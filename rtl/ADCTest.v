==> flow/design.v <==
module adctest
(
	input         clk,
	input         reset,
	input         scandouble,
	input  [23:0] adc_value,
	input         range,
	output reg    ce_pix,
	output reg    HBlank,
	output reg    HSync,
	output reg    VBlank,
	output reg    VSync,
	output reg [7:0] video_r,
	output reg [7:0] video_g,
	output reg [7:0] video_b
);
reg   [9:0] hc;
reg   [9:0] vc;
integer ii=0;
reg [11:0] adc_val_l[0:255];
reg [11:0] adc_val_r[0:255];
reg [20:0] adc_total_l = 0;
reg [20:0] adc_total_r = 0;
reg [11:0] adc_avg_l;
reg [11:0] adc_avg_r;
reg [8:0] left_edge_3v3 = 159;
reg [8:0] limit_3v3 = 208;
reg [8:0] pervolt_3v3 = 63;
reg [8:0] start_l_3v3;
reg [8:0] end_l_3v3;
reg [8:0] start_r_3v3;
reg [8:0] end_r_3v3;
reg [8:0] left_edge_audio = 106;
reg [8:0] red_zone_l_audio = 152;
reg [8:0] red_zone_r_audio = 378;
reg [8:0] limit_audio = 318;
reg [8:0] half_limit_audio = 159;
reg [9:0] start_l_line;
reg [9:0] end_l_line;
reg [9:0] start_r_line;
reg [9:0] end_r_line;
reg[8:0] left_edge;
reg[8:0] limit;
always @(posedge clk) begin
	if(scandouble) ce_pix <= 1;
		else ce_pix <= ~ce_pix;
	if(reset) begin
		hc <= 0;
		vc <= 0;
	end
	else if(ce_pix) begin
		if(hc == 637) begin									 
			adc_val_l[0] <= adc_value[11:0];
			adc_total_l  <= adc_total_l - adc_val_l[255] + adc_value[11:0];
			adc_val_r[0] <= adc_value[23:12];
			adc_total_r  <= adc_total_r - adc_val_r[255] + adc_value[23:12];
			for (ii=0; ii<255; ii=ii+1) begin			 
				adc_val_l[ii+1] <= adc_val_l[ii];
				adc_val_r[ii+1] <= adc_val_r[ii];
			end
			hc <= 0;
			if(vc == (scandouble ? 523 : 261)) begin
				vc <= 0;
				adc_avg_l <= adc_total_l[19:8];			 
				adc_avg_r <= adc_total_r[19:8];			 
			end
			else begin
				vc <= vc + 1'd1;
			end
		end
		else begin
			hc <= hc + 1'd1;
		end
	end
end
always @(posedge clk) begin
	if (hc == 529)
		HBlank <= 1;
	else if (hc == 0)
		HBlank <= 0;
	if (hc == 544) begin
		HSync <= 1;
		if(vc == (scandouble ? 490 : 245)) VSync <= 1;
			else if (vc == (scandouble ? 496 : 248)) VSync <= 0;
		if(vc == (scandouble ? 480 : 240)) VBlank <= 1;
			else if (vc == 0) VBlank <= 0;
	end
	video_r <= 0;
	video_g <= 0;
	video_b <= 0;
	if (hc == 2) begin								 
		if (range == 0) begin
			limit			<= limit_3v3;
			left_edge	<= left_edge_3v3;
		end else begin
			limit			<= limit_audio;
			left_edge	<= left_edge_audio;
		end
	end
	if (hc == 3) begin								 
		start_l_3v3 <= adc_val_l[0][11:4] + left_edge_3v3;
		end_l_3v3   <= adc_val_l[1][11:4] + left_edge_3v3;
	   start_r_3v3 <= adc_val_r[0][11:4] + left_edge_3v3;
		end_r_3v3   <= adc_val_r[1][11:4] + left_edge_3v3;
		if (adc_val_l[0] > adc_avg_l) begin
			if (adc_val_l[0][11:2] - adc_avg_l[11:2] > half_limit_audio)
				start_l_line <= limit_audio + left_edge_audio;
			else
				start_l_line <= left_edge_audio + adc_val_l[0][11:2] - adc_avg_l[11:2] + half_limit_audio;
		end else begin
			if (adc_avg_l[11:2] - adc_val_l[0][11:2] > half_limit_audio)
				start_l_line <= left_edge_audio;
			else
				start_l_line <= left_edge_audio + adc_val_l[0][11:2] - adc_avg_l[11:2] + half_limit_audio;
		end
		if (adc_val_l[1] > adc_avg_l) begin
			if (adc_val_l[1][11:2] - adc_avg_l[11:2] > half_limit_audio)
				end_l_line <= limit_audio + left_edge_audio;
			else
				end_l_line <= left_edge_audio + adc_val_l[1][11:2] - adc_avg_l[11:2] + half_limit_audio;
		end else begin
			if (adc_avg_l[11:2] - adc_val_l[1][11:2] > half_limit_audio)
				end_l_line <= left_edge_audio;
			else
				end_l_line <= left_edge_audio + adc_val_l[1][11:2] - adc_avg_l[11:2] + half_limit_audio;
		end
		if (adc_val_r[0] > adc_avg_r) begin
			if (adc_val_r[0][11:2] - adc_avg_r[11:2] > half_limit_audio)
				start_r_line <= limit_audio + left_edge_audio;
			else
				start_r_line <= left_edge_audio + adc_val_r[0][11:2] - adc_avg_r[11:2] + half_limit_audio;
		end else begin
			if (adc_avg_r[11:2] - adc_val_r[0][11:2] > half_limit_audio)
				start_r_line <= left_edge_audio;
			else
				start_r_line <= left_edge_audio + adc_val_r[0][11:2] - adc_avg_r[11:2] + half_limit_audio;
		end
		if (adc_val_r[1] > adc_avg_r) begin
			if (adc_val_r[1][11:2] - adc_avg_r[11:2] > half_limit_audio)
				end_r_line <= limit_audio + left_edge_audio;
			else
				end_r_line <= left_edge_audio + adc_val_r[1][11:2] - adc_avg_r[11:2] + half_limit_audio;
		end else begin
			if (adc_avg_r[11:2] - adc_val_r[1][11:2] > half_limit_audio)
				end_r_line <= left_edge_audio;
			else
				end_r_line <= left_edge_audio + adc_val_r[1][11:2] - adc_avg_r[11:2] + half_limit_audio;
		end
	end
	if (hc == 4) begin						 
		if (start_l_3v3 > (left_edge_3v3 + limit_3v3))
		   start_l_3v3 <= (left_edge_3v3 + limit_3v3);
		if (end_l_3v3 > (left_edge_3v3 + limit_3v3))
		   end_l_3v3 <= (left_edge_3v3 + limit_3v3);
		if (start_r_3v3 > (left_edge_3v3 + limit_3v3))
		   start_r_3v3 <= (left_edge_3v3 + limit_3v3);
		if (end_r_3v3 > (left_edge_3v3 + limit_3v3))
		   end_r_3v3 <= (left_edge_3v3 + limit_3v3);		
	end
	if (hc == 5) begin						 
		if (start_l_3v3 > end_l_3v3) begin
			start_l_3v3 <= end_l_3v3;
			end_l_3v3   <= start_l_3v3;
		end
		if (start_r_3v3 > end_r_3v3) begin
			start_r_3v3 <= end_r_3v3;
			end_r_3v3   <= start_r_3v3;
		end
		if (start_l_line > end_l_line) begin
			end_l_line		<= start_l_line;
			start_l_line	<= end_l_line;
		end
		if (start_r_line > end_r_line) begin
			end_r_line		<= start_r_line;
			start_r_line	<= end_r_line;
		end
	end
	if (range == 0) begin				 
		if ((hc == left_edge_3v3 + pervolt_3v3) ||
			 (hc == left_edge_3v3 + (pervolt_3v3 << 1)) ||
			 (hc == left_edge_3v3 + (pervolt_3v3 << 1) + pervolt_3v3))							 
		begin
			video_r <= 8'h00;
			video_g <= 8'h3F;
			video_b <= 8'h00;
		end
		if (vc & 2) begin
			if ((hc == left_edge_3v3 + (pervolt_3v3 >> 1)) ||
			    (hc == left_edge_3v3 + pervolt_3v3 + (pervolt_3v3 >> 1)) ||
				 (hc == left_edge_3v3 + (pervolt_3v3 << 1) + (pervolt_3v3 >> 1)) )			 
			begin
				video_r <= 8'h00;
				video_g <= 8'h1F;
				video_b <= 8'h00;
			end
		end
		if (hc == (left_edge_3v3 + adc_avg_l[11:4])) begin											 
			video_r <= 8'h4F;
			video_g <= 8'h4F;
			video_b <= 8'h4F;
		end
		if (hc == (left_edge_3v3 + adc_avg_r[11:4])) begin											 
			video_r <= 8'h7F;
			video_g <= 8'h00;
			video_b <= 8'h00;
		end
		if ((hc >= start_l_3v3) && (hc <= end_l_3v3)) begin										 
			video_r <= 8'hBF;
			video_g <= 8'hBF;
			video_b <= 8'hBF;
		end
		if ((hc >= start_r_3v3) && (hc <= end_r_3v3)) begin										 
			video_r <= 8'hFF;
			video_g <= 8'h00;
			video_b <= 8'h00;
		end
	end
	else begin								 
		if ((vc & 2) && (hc == left_edge + (limit >> 1)) ) begin									 
			video_r <= 8'h00;
			video_g <= 8'h3F;
			video_b <= 8'h00;
		end
		if ((hc >= left_edge_audio) && (hc <= red_zone_l_audio)) begin							 
			video_r <= 8'h1F;
			video_g <= 8'h00;
			video_b <= 8'h00;
		end
		if ((hc >= red_zone_r_audio) && (hc <= (left_edge_audio + limit_audio))) begin	 
			video_r <= 8'h1F;
			video_g <= 8'h00;
			video_b <= 8'h00;
		end
		if ((hc >= start_l_line) && (hc <= end_l_line))														 
		begin
			video_r <= 8'hBF;
			video_g <= 8'hBF;
			video_b <= 8'hBF;
		end
		if ((hc >= start_r_line) && (hc <= end_r_line))														 
		begin
			video_r <= 8'hFF;
			video_g <= 8'h00;
			video_b <= 8'h00;
		end
	end
	if (hc == left_edge) begin				 
		video_r <= 8'hFF;
		video_g <= 8'hFF;
		video_b <= 8'h00;
	end
	if (hc == left_edge + limit) begin	 
		video_r <= 8'hFF;
		video_g <= 8'hFF;
		video_b <= 8'h00;
	end
	if (hc == 590) HSync <= 0;
end
endmodule
[Step by step through the tools: adctest]
Tool output for the design above, in the order of the flow.
Lines are those of the file above, counted from 1.
Cell names lack the library's common part.
The mark - stands for no value.
Set-up
  design top: adctest
  clock input: clk
  cell library: sky130hd
  library corner: tt_025C_1v80

[After elaboration]
Counts by Yosys on the flattened word-level netlist (proc, flatten, opt, wreduce). Print and check cells are left out. Cells with the same type and inputs are merged into one.
Word-level totals
  register bits after elaboration: 6353
  input port bits: 28
  output and inout port bits: 29
  elaborated cells: 730
Operators by class
  add/sub/neg operators: 34
  order comparisons: 32
  equal/unequal tests: 23
  muxes and demuxes: 82
  bitwise logic cells: 2
  reduce/logical cells: 21
Operators by type and width (count)
  10-bit two-way mux: 27
  9-bit two-way mux: 24
  8-bit two-way mux: 17
  10-bit subtractor: 12
  10-bit by 8-bit greater-than comparator with 1-bit output (second input constant): 8
  10-bit by 9-bit == test with 1-bit output: 6
  12-bit greater-than comparator: 4
  21-bit by 12-bit adder with 21-bit output: 2
  21-bit by 12-bit subtractor with 21-bit output: 2
  10-bit == test (second input constant): 4
  10-bit by 8-bit adder with 10-bit output (second input constant): 4
  7-bit by 10-bit adder with 10-bit output (first input constant): 4
  8-bit by 8-bit adder with 9-bit output (second input constant): 4
  9-bit greater-than comparator (second input constant): 4
  6-bit two-way mux: 6
  32-bit by 1-bit logical AND with 1-bit output: 1
  10-bit == test: 3
  10-bit by 8-bit == test with 1-bit output (second input constant): 3
  10-bit by 9-bit == test with 1-bit output (second input constant): 3
  7-bit two-way mux: 4
  10-bit by 1-bit adder with 10-bit output (second input constant): 2
  10-bit greater-or-equal comparator: 2
  10-bit greater-than comparator: 2
  10-bit less-or-equal comparator: 2
  10-bit by 2-bit == test with 1-bit output (second input constant): 2
  10-bit by 3-bit == test with 1-bit output (second input constant): 2
  10-bit by 9-bit greater-or-equal comparator with 1-bit output: 2
  10-bit by 9-bit less-or-equal comparator with 1-bit output: 2
Not listed: further kinds 19, cells in them 36.

[Longest topological paths]
Yosys ltp: most cells in a row. Word level: on the elaborated netlist, between registers, memories and ports. Mapped: between sequential cells and ports; inverters and the memories' decode and read muxes count.
Depth
  word-level depth: 11
  ABC_AREA: 0
  gate-level depth with buffers: 14
  gate-level depth less buffers: 14

[After synthesis]
Yosys stat after the flow's synthesis: flattened, memories mapped to cells. It holds for the ABC_AREA given above (unset counts as 0); a run with the other value may have another netlist.
Cell types
  edfxtp_1: count 6212, area in all 1.87E+05 µm²
  ha_1: count 302, area in all 3.78E+03 µm²
  dfxtp_1: count 112, area in all 2242.15 µm²
  inv_1: count 346, area in all 1.3E+03 µm²
  fa_1: count 60, area in all 1.2E+03 µm²
  xnor2_1: count 94, area in all 823.29 µm²
  a21oi_1: count 154, area in all 770.739 µm²
  o21ai_0: count 99, area in all 495.475 µm²
  nor2_1: count 126, area in all 472.954 µm²
  xor2_1: count 50, area in all 437.92 µm²
  nor3_1: count 87, area in all 435.418 µm²
  nand2_1: count 104, area in all 390.374 µm²
  a211oi_1: count 37, area in all 277.766 µm²
  a21o_1: count 37, area in all 277.766 µm²
  nand3_1: count 52, area in all 260.25 µm²
  mux2i_1: count 24, area in all 240.23 µm²
  nor2b_1: count 38, area in all 237.728 µm²
  o21a_1: count 30, area in all 225.216 µm²
Not listed: further types 65, cells in them 483.
Mapped netlist
  standard cells after synthesis: 8447
  cell area after synthesis: 203933.1 µm²
  sequential part of the area: 188781.1 µm²
  flip-flops: 6324
  buffers: 75

[Path before layout]
Source: OpenSTA report_checks on the synthesized netlist (no wires, ideal clock, input and output delay 20% of the period each), path of least setup slack; recovery checks are left aside. Register names are those of the netlist, which keeps one name where synthesis merged equal registers.
Timing after synthesis
  path kind: in2reg
  start: input reset
  end: register adc_total_l[0]
  clock period: 356.0 ns
  external input delay: 71.200 ns
  setup time: 12.995 ns
  time at the first pin: 71.200 ns
  data arrival time: 323.966 ns
  required time: 343.005 ns
  slack: 19.039 ns
  delay of the path: 265.761 ns
  stages: 1
  buffers on the path: 0
  period reached after synthesis: 336.961 ns
"delay of the path" is the arrival time less input delay plus setup time.
"stages": output pins that drive a net of the path, with the launching flip-flop's if there is one; two outputs of one cell count as two.
"period reached after synthesis" is the clock period less the worst setup slack; recovery checks do not enter. This is arithmetic on one report: input and output delays are still those of the set period (20% each).
The rows between start and end are the longest chain of elaborated cells between them; the timing report does not say that the signal goes this way. Where chains are equally long, one stands for them.
A line is the first line of the expression or statement that the cell stems from. Yosys adds cells for indexed reads and writes and turns some case tables into memories.
Between the ends, after synthesis
  cell sequence: nor2_1
  cells in the longest elaborated chain: 2
  elaborated cells on any way between the ends: 2
  RTL lines with such cells: 0
  classes of those cells: logic (1); reduce/logical (1)
Ends and longest elaborated chain, after synthesis
  start, declared: line 4  | input reset,
  1-bit NOT
  3-bit AND reduction
  end, assigned: line 54  | adc_total_l <= adc_total_l - adc_val_l[255] + adc_value[11:0];
  end, declared: line 22  | reg [20:0] adc_total_l = 0;

[Timing after layout]
From the final timing report of record 1: the path of least setup slack in the routed layout; clock arrival at registers is part of the times.
Timing post-layout
  path kind: in2reg
  start: input reset
  end: register adc_val_l[123][4]
  clock period: 346.0 ns
  external input delay: 69.20 ns
  setup time: 0.37 ns
  time at the first pin: 69.20 ns
  data arrival time: 76.20 ns
  required time: 346.55 ns
  slack: 270.35 ns
  stages: 9
  buffers on the path: 8
The rows between start and end are the longest chain of elaborated cells between them; the timing report does not say that the signal goes this way. Where chains are equally long, one stands for them.
Between the ends, post-layout
  cell sequence: clkdlybuf4s50_1 > nor2_4 > buf_4 > buf_12 > buf_4 > buf_4 > buf_4 > buf_4 > buf_4
  cells in the longest elaborated chain: 2
  elaborated cells on any way between the ends: 2
  RTL lines with such cells: 0
  classes of those cells: logic (1); reduce/logical (1)
Ends and longest elaborated chain, post-layout
  start, declared: line 4  | input reset,
  1-bit NOT
  3-bit AND reduction
  end, assigned: line 58  | adc_val_l[ii+1] <= adc_val_l[ii];
  end, declared: line 20  | reg [11:0] adc_val_l[0:255];

Subject: flow runs of adctest

Hi,

Module adctest, platform sky130hd: 2 stored runs of the flow (Yosys, OpenROAD) with differing settings, in no particular order. Input and output delays are each 20% of the period that was set; the output load is 0.01 pF.
By "achieved clock period (ns)" is meant the clock period of the run minus its worst setup slack. This is arithmetic on one report: input and output delays are still those of the set period (20% each).
"worst setup path time (ns)" means the part of the period allowed to the worst setup path (the constraints hold back 20% at inputs and 20% at outputs) less its slack; where the path has registers, the arrival times of their clocks count too.
"finish__power__total" rests on the timing tool's default activity at the inputs, not on a simulated workload.

settings of record 1
{
  "period_ns": 346.0,
  "CORE_UTILIZATION": 41,
  "SETUP_SLACK_MARGIN": -2.0,
  "PLACE_DENSITY_LB_ADDON": 0.09,
  "CORE_ASPECT_RATIO": 1.47,
  "CORE_MARGIN": 9,
  "CELL_PAD_IN_SITES_GLOBAL_PLACEMENT": 2,
  "TNS_END_PERCENT": 90,
  "GPL_TIMING_DRIVEN": 1,
  "CTS_CLUSTER_SIZE": 23,
  "CTS_CLUSTER_DIAMETER": 152,
  "SLEW_MARGIN": 0,
  "MAX_ROUTING_LAYER": "met4",
  "CAP_MARGIN": 20
}
report of record 1
yosys chip area after synthesis (um^2): 203933.1
finish__design__die__area: 523580.0
finish__design__instance__area__stdcell: 221898.0
finish__design__instance__utilization: 0.4483
finish__timing__setup__ws: 270.352
finish__timing__setup__tns: 0.000
finish__timing__hold__ws: 0.399
finish__power__total: 1.261e-03
achieved clock period (ns): 75.648
worst setup path time (ns): 6.45
worst setup path kind: in2reg

settings of record 2
{
  "period_ns": 219.0,
  "CORE_UTILIZATION": 36,
  "PLACE_DENSITY_LB_ADDON": 0.24,
  "CORE_ASPECT_RATIO": 1.89,
  "CORE_MARGIN": 4,
  "TNS_END_PERCENT": 70,
  "ABC_AREA": 1,
  "GPL_TIMING_DRIVEN": 1,
  "GPL_ROUTABILITY_DRIVEN": 0,
  "CTS_CLUSTER_DIAMETER": 213,
  "MAX_ROUTING_LAYER": "met4",
  "CAP_MARGIN": 20,
  "SLEW_MARGIN": 20
}
report of record 2
yosys chip area after synthesis (um^2): 205059.2
finish__design__die__area: 582364.0
finish__design__instance__area__stdcell: 233071.0
finish__design__instance__utilization: 0.4109
finish__timing__setup__ws: 168.314
finish__timing__setup__tns: 0.000
finish__timing__hold__ws: 0.372
finish__power__total: 2.337e-03
achieved clock period (ns): 50.686
worst setup path time (ns): 6.89
worst setup path kind: in2reg

Regards
